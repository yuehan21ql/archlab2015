==> flow/design.v <==
`timescale 1ns / 1ps
module BPU (
    input clk,
    input reset,
    input bpu_w_en,                     
    input [31:0] current_pc,         
    input [31:0] tag_pc,             
    input [31:0] next_pc,            
    output reg [31:0] predicted_pc   
);
reg [(32 - 3)  : 0] bpu_pc [((2 ** 6) - 1)   : 0];  
reg bpu_valid [((2 ** 6) - 1)   : 0];               
reg bpu_predict [((2 ** 6) - 1)   : 0];             
integer i;
initial begin
    for (i = 0; i < (2 ** 6); i = i + 1) begin
        bpu_pc[i] = 0;
        bpu_valid[i] = 0;
        bpu_predict[i] = 0;
    end
end
wire [(32 - 3)  : 0] valid_current_pc = current_pc[(32 - 1)  : 2];
wire [(32 - 3)  : 0] valid_tag_pc = tag_pc[(32 - 1)  : 2];
wire [(6 - 1) : 0] predict_tag = valid_current_pc[(6 - 1) : 0];
always @(*) begin
   if (bpu_valid[predict_tag] == 1'b1) begin
       predicted_pc = { bpu_pc[predict_tag], 2'd0 };
   end
   else begin
       predicted_pc = current_pc;
   end
end
wire [(6 - 1) : 0] update_tag = valid_tag_pc[(6 - 1) : 0];
wire update_predict = bpu_predict[update_tag];
always @(negedge clk or posedge reset) begin
    if (reset) begin
        for (i = 0; i < (2 ** 6); i = i + 1) begin
            bpu_pc[i] <= 0;
            bpu_valid[i] <= 0;
            bpu_predict[i] <= 0;
        end
    end
    else if (bpu_w_en) begin
        bpu_valid[update_tag] <= 1'b1;
        if (update_predict == 1'b0) begin
            bpu_pc[update_tag] <= next_pc[(32 - 1)  : 2];
        end
        bpu_predict[update_tag] <= ~update_predict;
    end
    else begin
        bpu_predict[update_tag] <= 1'b1 & bpu_valid[update_tag];
    end
end
endmodule
# == Reports on BPU ==
# What the tools print for BPU, step after step.
# Lines are those of the file above, counted from 1.
# Cell names lack the library's common part.
# The mark - stands for no value.
# setup
top_module,BPU
clk_port,clk
library,sky130hd
corner,tt_025C_1v80

# == Elaborated design ==
# Yosys after proc, flatten, opt, wreduce and memory -nomap, before mapping. Print and check cells are not counted. Equal cells are merged and count once.
# word_totals
mem_bits_rw,0
clocked_rd_ports_x_width,0
inputBits,99
ff_bits,2048
rom_bits,0
wordCells,646
latch_bits,0
memories,0
# classes
mux,197
n_div,0
bitwise,1
reduce_and_logical,130
add_sub_neg,0
n_shift,0
multipliers,0
eq_ne,126
n_cmp,0
# ops
operator,n
case mux 30 bit (select 64 bit),1
equality test 6 bit (second input constant),64
AND reduction 3 bit,64
equality test 6 x 5 -> 1 bit (second input constant),32
2-to-1 mux 1 bit,192
AND reduction 2 bit,64
case mux 1 bit (select 64 bit),2
equality test 6 x 4 -> 1 bit (second input constant),16
case mux 1 bit (select 63 bit),1
equality test 6 x 3 -> 1 bit (second input constant),8
2-to-1 mux 32 bit,1
equality test 6 x 2 -> 1 bit (second input constant),4
equality test 6 x 1 -> 1 bit (second input constant),2
zero test 6 bit,2
inverter 1 bit,1

# == Longest topological paths ==
# Longest topological path by Yosys (ltp), each cell counted once; first at word level (registers and memories cut), then after technology mapping (sequential cells cut; the memories' decode and read muxes count).
# logic_depth
word_depth,5
abc_area,0
ltp_mapped,15
ltp_nobuf,8

# == After synthesis ==
# The flow's flattened synthesis, as Yosys stat reports it; memories are mapped. The netlist is that of the ABC_AREA named above (0 if unset); the other value can give another one.
# Totals and module areas in this step are rounded.
# mapped
seq_area_mm2,0.05125
flip_flops,2048
cell_count,6793
mapped_area_mm2,0.08993
buf_cells,709
# by_type
cell,n,type_area_um2
dfrtn_1,2048,5.12E+04
mux2_2,1393,1.57E+04
a22oi_1,968,7266.97
o2bb2ai_1,315,2.76E+03
mux2_4,116,1741.67
clkbuf_1,419,1.57E+03
mux2_1,121,1.36E+03
nand4_1,202,1.26E+03
nand2_1,194,728.198
buf_2,136,680.653
buf_4,66,495.475
a31oi_1,76,475.456
a21oi_1,90,450.432
nor2_1,106,397.882
buf_6,26,292.781
nor3_1,58,290.278
a21o_1,34,255.245
mux2i_1,24,240.23
# Not listed: further types 62, cells in them 401.

# 2 stored runs of BPU in the flow (synthesis by Yosys, layout by OpenROAD, sky130hd cells), in arbitrary order. Constraints: input delay and output delay 20% of the set period each, output load 0.01 pF.
# "fin_power_uw" rests on the timing tool's default activity at the inputs, not on a simulated workload.
# The results are shown rounded.
# Settings: n/a = not set for that run.
run name,period_ns,CORE_UTILIZATION,CELL_PAD_IN_SITES_GLOBAL_PLACEMENT,CTS_CLUSTER_DIAMETER,CAP_MARGIN,SLEW_MARGIN,CORE_MARGIN,PLACE_DENSITY,GPL_ROUTABILITY_DRIVEN,hold_worst_slack_ns,design.die.area_mm2,final_setup_ws_ns,utilization_pct,synthesis_area_mm2,fin_power_uw,setup_tns_ns,layout_stdcell_area_mm2
run 1,13.4,45,0,126,0,30,2,n/a,n/a,0.434,0.2034,0.081,52.0,0.08993,15030,0.000,0.1036
run 2,6.22,30,n/a,211,20,35,5,0.51,1,0.433,0.3108,-1.222,39.2,0.08993,34560,-607.7,0.1173
