==> flow/design.v <==
`timescale 1ns / 1ps
module cp0
(
	input Wb_cp0_w_en,
	input Cu_cp0_w_en,
	input [31:0] Epc,
	input [4:0] Id_cp0_src_addr,
	input [4:0] Wb_cp0_dst_addr,
	input [31:0] Ex_data,
	input [4:0] Cu_exec_code,
	input [7:0] Interrupt,
	input Clk,
	output [31:0] Cp0_data,
	output reg [31:0] Cp0_epc,
	output Cp0_intr
);
    	reg [31:0] cp0_data_reg;
	reg cp0_intr;
	reg [31:0] status;
	reg [31:0] cause;
	reg [31:0] count;
	reg [7:0] interrupt_detect;
	integer i;
	initial begin
		status = 32'hff01;
		cause = 32'h0;
		Cp0_epc = 32'h0;
		count = 32'h0;
		interrupt_detect = 8'h0;
		i = 0;
	end
	always @(*) 
	begin
		if(status[0] == 1'b1)				 
        	begin
			interrupt_detect[7:0] = status[15:8] & cause[15:8];
			i = (interrupt_detect[0] | interrupt_detect[1] | interrupt_detect[2] | interrupt_detect[3] | interrupt_detect[4] | interrupt_detect[5] | interrupt_detect[6] | interrupt_detect[7]);
			if(i == 1)				 
				cp0_intr = 1'b1;		 
			else
				cp0_intr = 1'b0;
		end
		else						 
				cp0_intr = 1'b0;
		if(Id_cp0_src_addr == 12)			 
			cp0_data_reg = status;
		else if(Id_cp0_src_addr == 13)
			cp0_data_reg = cause;
		else if(Id_cp0_src_addr == 14)
			cp0_data_reg = Cp0_epc;
		else if(Id_cp0_src_addr == 9)
			cp0_data_reg = count;
		else
			cp0_data_reg = 32'd0;
	end
	always@(negedge Clk)
	begin
		count <= count + 1;
		if(Cu_cp0_w_en == 1'b1)			 
		begin
			if(status[0] == 1'b1)
			begin
				cause[6:2] <= Cu_exec_code;	 
				status[0] <= 1'b0;		 
				Cp0_epc <= Epc;			 
			end
		end
		else 
		begin
			if(Wb_cp0_w_en == 1'b1) 	 
			begin  
				if(Wb_cp0_dst_addr == 13)   	 
					cause <= Ex_data;
				else if(Wb_cp0_dst_addr == 12)	 
					status <= Ex_data;
				else if(Wb_cp0_dst_addr == 14)	 
					Cp0_epc <= Ex_data;
				else if(Wb_cp0_dst_addr == 9)	 
					count <= Ex_data;
			end
            		else
				cause[15:8] <= Interrupt;	 
		end
	end
	assign Cp0_data = cp0_data_reg;
	assign Cp0_intr = cp0_intr;
endmodule
# From RTL to reports: cp0
# What the tools print for cp0, step after step.
# Line numbers count from 1 in the design file above.
# Operators: Yosys type, input widths -> output width; for muxes data width and select width s.
# Cell names lack the library's common part.
# Not given: -
[design]
top_module = "cp0"
clock = "Clk"
library = "sky130hd"
pvt_corner = "tt_025C_1v80"

# Word level
# Source: Yosys, flattened and elaborated, memories not mapped. Widths are those after wreduce. Registers that Yosys merges into a memory's read port (data or address) are not register bits. Print and check cells do not count. Equal cells are merged and count once.
[word_totals]
regBits = 128
[classes]
add_sub_neg = 1
eq_ne = 13
n_mux = 27
logic = 10
reduce_and_logical = 10
[op_table]
columns = ["cell", "n"]
rows = [
  ["$mux 32", 16],
  ["$eq 5x4->1 const B", 8],
  ["$add 32x1->32 const B", 1],
  ["$mux 5", 4],
  ["$mux 8", 2],
  ["$reduce_and 3->1", 3],
  ["$reduce_bool 2->1", 4],
  ["$and 8x8->8", 1],
  ["$or 1x1->1", 7],
  ["$reduce_and 5->1", 1],
  ["$mux 1", 5],
  ["$ne 2x1->1 const B", 2],
  ["$ne 2x2->1 const B", 2],
  ["$reduce_and 4->1", 1],
  ["$not 1->1", 2],
  ["$reduce_and 2->1", 1],
  ["$eq 1x1->1 const B", 1],
]

# Longest topological paths
# Longest topological path by Yosys (ltp), each cell counted once; first at word level (registers and memories cut), then after technology mapping (sequential cells cut; the memories' decode and read muxes count).
[logic_depth]
word_depth = 11
abc_area = 0
ltp_mapped = 7

# After synthesis
# Yosys stat after the flow's synthesis: flattened, memories mapped to cells. It holds for the ABC_AREA given above (unset counts as 0); a run with the other value may have another netlist.
# Totals and module areas in this step are rounded.
[by_type]
columns = ["cell_type", "n", "area_total_um2"]
rows = [
  ["edfxtp_1", 95, 2.85E+03],
  ["dfxtp_1", 33, 660.634],
  ["a22oi_1", 68, 510.49],
  ["mux2_2", 35, 394.128],
  ["nand2_1", 83, 311.549],
  ["o21ai_0", 19, 95.091],
  ["a31oi_1", 15, 93.84],
  ["nand4_1", 13, 81.328],
  ["clkbuf_1", 21, 78.826],
  ["xor2_1", 9, 78.826],
  ["or4_1", 10, 75.072],
  ["nor2_1", 19, 71.318],
  ["o31ai_1", 9, 67.565],
  ["xnor2_1", 5, 43.792],
  ["or3_1", 6, 37.536],
  ["nand3_1", 7, 35.034],
  ["nand2b_1", 5, 31.28],
  ["and4_1", 3, 26.275],
]
# Not listed: further types 32, cells in them 53.
[mapped]
mapped_cells = 508
area_um2 = 5900
seqArea_um2 = 3500
flip_flops = 128

# Stored flow runs of cp0 (2 of them; Yosys, OpenROAD, sky130hd). They differ in their settings and are not a sequence. Constraints: input delay and output delay 20% of the set period each, output load 0.01 pF.
# By "final_power_uw" is meant OpenSTA's value without simulated activity: inputs other than the clock are taken to toggle once in ten clock periods, and the tool carries that through the logic.
# The results are shown rounded.

[[run]]
name = "record 1"
[run.settings]
period_ns = 9.46
CORE_UTILIZATION = 34
SETUP_SLACK_MARGIN = 0.4
PLACE_DENSITY_LB_ADDON = 0.07
CORE_MARGIN = 8
CELL_PAD_IN_SITES_DETAIL_PLACEMENT = 0
TNS_END_PERCENT = 55
ABC_AREA = 0
CTS_CLUSTER_SIZE = 39
CAP_MARGIN = 5
SLEW_MARGIN = 20
[run.results]
final_die_area_um2 = 22000
utilization_pct = 51
final_power_uw = 1700
post_synth_area_um2 = 5900
timing.setup.ws_ns = 1.00

[[run]]
name = "record 2"
[run.settings]
period_ns = 4.41
CAP_MARGIN = 20
CORE_MARGIN = 2
CORE_UTILIZATION = 40
SLEW_MARGIN = 20
[run.results]
final_die_area_um2 = 16000
utilization_pct = 63
final_power_uw = 3900
post_synth_area_um2 = 5900
timing.setup.ws_ns = -0.057
